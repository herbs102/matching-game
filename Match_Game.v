==> flow/design.v <==
module Match_Game(
input wire[17:0]SW,     
input [2:0]KEY,         
output reg [6:0]LEDG,   
output reg [17:0]LEDR,  
output reg [6:0] HEX0,  
output reg [6:0] HEX1,  
output reg[6:0] HEX2,   
output reg [6:0] HEX3,  
input wire CLOCK_50,
input wire reset,
output reg [3:0] hex_digit_ones,  
output reg [3:0] hex_digit_tens   
);
always@(*)
begin
	 LEDR[17] = SW[3]||SW[2];
	 LEDR[16] = SW[2]||SW[1];
	 LEDR[15] = SW[3];
	 LEDR[14] = SW[3]||SW[2]||SW[1];
	 LEDR[13] = SW[1];
	 LEDR[12] = SW[3];
	 LEDR[11] = SW[2]||SW[1];
	 LEDR[10] = SW[3]||SW[2];
	 LEDR[9] = SW[3]||SW[2];
	 LEDR[8] = SW[3];
	 LEDR[7] = SW[2]||SW[1];
	 LEDR[6] = SW[3];
	 LEDR[5] = SW[2];
	 LEDR[4] = SW[3]||SW[1];
	 if (SW[17])begin
	 LEDR[17]=1'b0;
	 end
	 if (SW[16])begin
	 LEDR[16]=1'b0;
	 end
	 if (SW[15])begin
	 LEDR[15]=1'b0;
	 end
	 if (SW[14])begin
	 LEDR[14]=1'b0;
	 end
	 if (SW[13])begin
	 LEDR[13]=1'b0;
	 end
	 if (SW[12])begin
	 LEDR[12]=1'b0;
	 end
	 if (SW[11])begin
	 LEDR[11]=1'b0;
	 end
	 if (SW[10])begin
	 LEDR[10]=1'b0;
	 end
	 if (SW[9])begin
	 LEDR[9]=1'b0;
	 end
	 if (SW[8])begin
	 LEDR[8]=1'b0;
	 end
	 if (SW[7])begin
	 LEDR[7]=1'b0;
	 end
	 if (SW[6])begin
	 LEDR[6]=1'b0;
	 end
	 if (SW[5])begin
	 LEDR[5]=1'b0;
	 end	 
	 if (SW[4])begin
	 LEDR[4]=1'b0;
	 end 
end
	 reg [31:0] counter;  
	 reg [5:0] seconds;
	 always @(posedge CLOCK_50 or posedge SW[0]) 
begin
	if (SW[0]) begin
	LEDG[6:0] = 7'b0000000;
	counter<= 0;
	seconds<= 6'b000000;
	hex_digit_ones <= 4'b0000;
	hex_digit_tens <= 4'b0000;
	HEX3 <= 7'b1111110;
	HEX2 <= 7'b1111110;
				  end 
	else if (KEY[1] ) begin
	counter <= counter + 1;
	 if(counter == 50000000) begin
		LEDG[6:0] = 7'b1111111;
		counter<= 0;
		seconds <= seconds + 1;
		hex_digit_ones <= seconds[3:0];
		hex_digit_ones <= seconds[5:4];
		end
		else if(seconds == 60)
		begin
		seconds <= 6'b000000;
		end
		hex_digit_ones <= seconds[3:0];
		hex_digit_tens <= seconds[5:4];
case (hex_digit_ones)
	4'd0: HEX0 <= 7'b1000000;
	4'd1: HEX0 <= 7'b1111001;
	4'd2: HEX0 <= 7'b0100100;
	4'd3: HEX0 <= 7'b0110000;
	4'd4: HEX0 <= 7'b0011001;
	4'd5: HEX0 <= 7'b0010010;
	4'd6: HEX0 <= 7'b0000010;
	4'd7: HEX0 <= 7'b1111000;
	4'd8: HEX0 <= 7'b0000000;
	4'd9: HEX0 <= 7'b0010000;
	default: HEX0 <= 7'b1000000;
	endcase
	case (hex_digit_tens)
	4'd0: HEX1 <= 7'b1000000;
	4'd1: HEX1 <= 7'b1111001;
	4'd2: HEX1 <= 7'b0100100;
	4'd3: HEX1 <= 7'b0110000;
	4'd4: HEX1 <= 7'b0011001;
	4'd5: HEX1 <= 7'b0010010;
	4'd6: HEX1 <= 7'b0000010;
	4'd7: HEX1 <= 7'b1111000;
	4'd8: HEX1 <= 7'b0000000;
	4'd9: HEX1 <= 7'b0010000;
	default: HEX1 <= 7'b1000000;
	endcase
	end 
end
endmodule
* Step by step through the tools: Match_Game
Tool output for the design above, in the order of the flow. Line numbers count from 1 in the design file above. Library cell names are shortened. A cell with - has no value.
Inputs: top Match_Game, clock input CLOCK_50, standard-cell library sky130hd, library corner tt_025C_1v80

* Elaborated design
Yosys after proc, flatten, opt, wreduce and memory -nomap, before mapping. Memory bits, and registers merged into a memory's read port (data or address), are not among the register bits. Print and check cells are not counted. Equal cells are merged and count once. Memory sizes are those after Yosys's memory passes, which may raise the word count (mostly to a power of two), join words into wider ones and drop unused or constant bits.
Word-level totals: memory cells 2, register bits after elaboration 45, output and inout bits 61, elaborated cells 37, memory bits (read-only) 224, clocked read ports x word width 14
Memories:
- (name not given) | depth 16, bits a word 7, read ports 1, wr ports 0, line 102 | case (hex_digit_ones)
- (name not given) | depth 16, bits a word 7, read ports 1, wr ports 0, line 115 | case (hex_digit_tens)
Operators by class: reduce/logical cells 8, mux-type cells 17, bitwise logic cells 1, add/sub/neg operators 2, equal/unequal tests 2
Operators with widths (count):
- adder 32 x 1 -> 32 bit with constant B | 1
- equality test 32 x 26 -> 1 bit with constant B | 1
- two-way mux 32 bit | 1
- two-way mux 1 bit | 14
- two-way mux 6 bit | 2
- AND reduction 2 bit | 3
- adder 6 x 1 -> 6 bit with constant B | 1
- equality test 6 bit with constant B | 1
- logical OR 1 bit | 4
- nonzero test 2 bit | 1
- inverter 1 bit | 1

* Logic depth
Depth = most cells in a row (Yosys ltp): at word level without a register or memory, in the mapped netlist without a sequential cell, where the memories' decode and read muxes count.
Depth: word-level depth 3, ABC_AREA 0, mapped depth 8

* Mapped cells and area
Yosys stat after the flow's synthesis: flattened, memories mapped to cells. It holds for the ABC_AREA given above (unset counts as 0); a run with the other value may have another netlist.
Cells by type (count):
- dfrtp_1 | 45
- edfxtp_1 | 12
- buf_4 | 28
- xnor2_1 | 17
- nor2_1 | 37
- xor2_1 | 13
- ha_1 | 9
- nand4_1 | 13
- nand3_1 | 15
- nor2b_1 | 10
- nand2_1 | 16
- inv_1 | 15
- mux2i_1 | 5
- and4_1 | 5
- nor4_1 | 7
- o21ai_0 | 8
- mux2_2 | 3
- and3_1 | 4
Other cell types: 24; their cells: 41.
Mapped netlist: cell count 303, chip area (Yosys) 3057.9 um^2, flip-flops 57

* Timing after synthesis
OpenSTA on the mapped netlist: ideal clock, no wires. The path of least setup slack (recovery checks aside). Input and output delay are each 20% of the period. Register names are those of the netlist, which keeps one name where synthesis merged equal registers.
Timing after synthesis: path type input -> register, start input KEY[1], end register HEX0[0], slack 2293 ps, data arrival time 2035 ps, stages 3, path buffers 2, external input delay 942 ps, period 4710 ps, delay of the path 1475 ps, setup time 382 ps, synthesis period reached 2417 ps
"delay of the path" = arrival - input delay + setup time. "stages" counts driving pins, that of a launching flip-flop among them; a cell with two outputs on the path counts twice. "synthesis period reached" is the clock period less the worst setup slack; recovery checks do not enter. This is arithmetic on one report: input and output delays are still those of the set period (20% each). Between the ends stands the longest chain of elaborated cells between them, by number of cells; it is not shown to be the way that was timed. Of several equally long chains one is given. Each line given opens the expression or statement behind the cell; cells for indexed reads and writes are added by Yosys, which also makes memories of some case tables. At most two assigning lines are given for a register; there are more.
On the way, after synthesis: cells stage by stage buf_2 buf_1 nor2b_1, cells in the longest elaborated chain 1, elaborated cells between the ends (all ways) 1, source lines of those cells 0
RTL lines, path after synthesis:
- start: declaration | line 3 | input [2:0]KEY,
- AND reduction 2 bit
- end: assignment | line 103 | 4'd0: HEX0 <= 7'b1000000;
- end: assignment | line 104 | 4'd1: HEX0 <= 7'b1111001;
- end: declaration | line 6 | output reg [6:0] HEX0,

* Worst path after layout
Path of least setup slack in the final report of job 2 (OpenROAD, finished layout, wires in). Where an end is a register, its clock arrival counts in the times. The report prints the path's times to 10 ps; the period is as set.
Timing post-layout: path type register -> register, start register counter[28], end register seconds[2], stages 7, period 1330 ps, slack -940 ps, data arrival time 2500 ps, setup time 120 ps, path buffers 1
Between the ends stands the longest chain of elaborated cells between them, by number of cells; it is not shown to be the way that was timed. Of several equally long chains one is given. At most two assigning lines are given for a register; there are more.
On the way, post-layout: cells stage by stage dfrtp_1 or4_4 nor3_4 nor3b_4 buf_6 mux2i_1 o21ai_1, cells in the longest elaborated chain 3, elaborated cells between the ends (all ways) 4, source lines of those cells 1
RTL lines, path post-layout:
- start: declaration | line 74 | reg [31:0] counter;
- start: assignment | line 80 | counter<= 0;
- start: assignment | line 88 | counter <= counter + 1;
- equality test 32 x 26 -> 1 bit | line 89 | if(counter == 50000000) begin
- nonzero test 2 bit
- AND reduction 2 bit
- end: assignment | line 81 | seconds<= 6'b000000;
- end: assignment | line 92 | seconds <= seconds + 1;
- end: declaration | line 75 | reg [5:0] seconds;

Measured results for Match_Game: 2 stored runs of the Yosys and OpenROAD flow on sky130hd. The settings differ; the order carries no meaning. The constraints put input and output delay at 20% of the set period each and load the outputs with 0.01 pF.
"clock period achieved" means the clock period less the worst setup slack. The figure is calculated, with input and output delays left at 20% of the set period.
"worst path time": the worst setup path's part of the clock period (all of it between registers, 20% less for each end at a port) less its slack. A launch clock that arrives late makes it longer, a capture clock that arrives late makes it shorter.
"power": no workload was simulated; the value follows from the tool's default switching activity.
"worst path time" is given in steps of 10 ps.

[job 1] flow files
==> flow/run.sh <==
#!/bin/bash
# the make line also repeats the synthesis and layout settings of config.mk as NAME=value (left out here)
make -C /OpenROAD-flow-scripts/flow DESIGN_CONFIG=/design/flow/config.mk WORK_HOME=/design/flow/orfs CLKGATE_MAP_FILE= finish
==> flow/config.mk <==
export PLATFORM = sky130hd
export DESIGN_NAME = Match_Game
export DESIGN_NICKNAME = Match_Game
export VERILOG_FILES = /design/flow/design.v
export SDC_FILE = /design/flow/constraint.sdc
export NUM_CORES = 4
export LEC_CHECK = 0
export ABC_AREA = 1
export CAP_MARGIN = 20
export CELL_PAD_IN_SITES_GLOBAL_PLACEMENT = 0
export CORE_MARGIN = 8
export CORE_UTILIZATION = 60
export HOLD_SLACK_MARGIN = -0.02
export MIN_ROUTING_LAYER = met2
export PLACE_DENSITY = 0.59
export SLEW_MARGIN = 25
==> flow/constraint.sdc <==
create_clock -name core_clock -period 1.42 [get_ports {CLOCK_50}]
set_input_delay 0.2840 -clock core_clock [delete_from_list [all_inputs] [get_ports {CLOCK_50}]]
set_output_delay 0.2840 -clock core_clock [all_outputs]
set_load 0.01 [all_outputs]

[job 1] result: stopped before the end: routing reported GRT-0232

[job 2] flow files
==> flow/run.sh <==
#!/bin/bash
# the make line also repeats the synthesis and layout settings of config.mk as NAME=value (left out here)
make -C /OpenROAD-flow-scripts/flow DESIGN_CONFIG=/design/flow/config.mk WORK_HOME=/design/flow/orfs CLKGATE_MAP_FILE= finish
==> flow/config.mk <==
export PLATFORM = sky130hd
export DESIGN_NAME = Match_Game
export DESIGN_NICKNAME = Match_Game
export VERILOG_FILES = /design/flow/design.v
export SDC_FILE = /design/flow/constraint.sdc
export NUM_CORES = 4
export LEC_CHECK = 0
export ABC_AREA = 0
export CAP_MARGIN = 15
export CORE_MARGIN = 7
export CORE_UTILIZATION = 59
export CTS_CLUSTER_SIZE = 69
export GPL_ROUTABILITY_DRIVEN = 0
export SLEW_MARGIN = 30
export TNS_END_PERCENT = 50
==> flow/constraint.sdc <==
create_clock -name core_clock -period 1.33 [get_ports {CLOCK_50}]
set_input_delay 0.2660 -clock core_clock [delete_from_list [all_inputs] [get_ports {CLOCK_50}]]
set_output_delay 0.2660 -clock core_clock [all_outputs]
set_load 0.01 [all_outputs]

[job 2] result: die outline area 7,394.3 um^2; setup total negative slack -24,359 ps; clock period achieved 2,266 ps; power 5.088 mW; synthesized cell area 3,057.9 um^2; final design utilization 95.1%; setup slack of the worst path -936 ps; worst path time 2,270 ps; class of the worst setup path register -> register; standard-cell area after routing 4,794.6 um^2
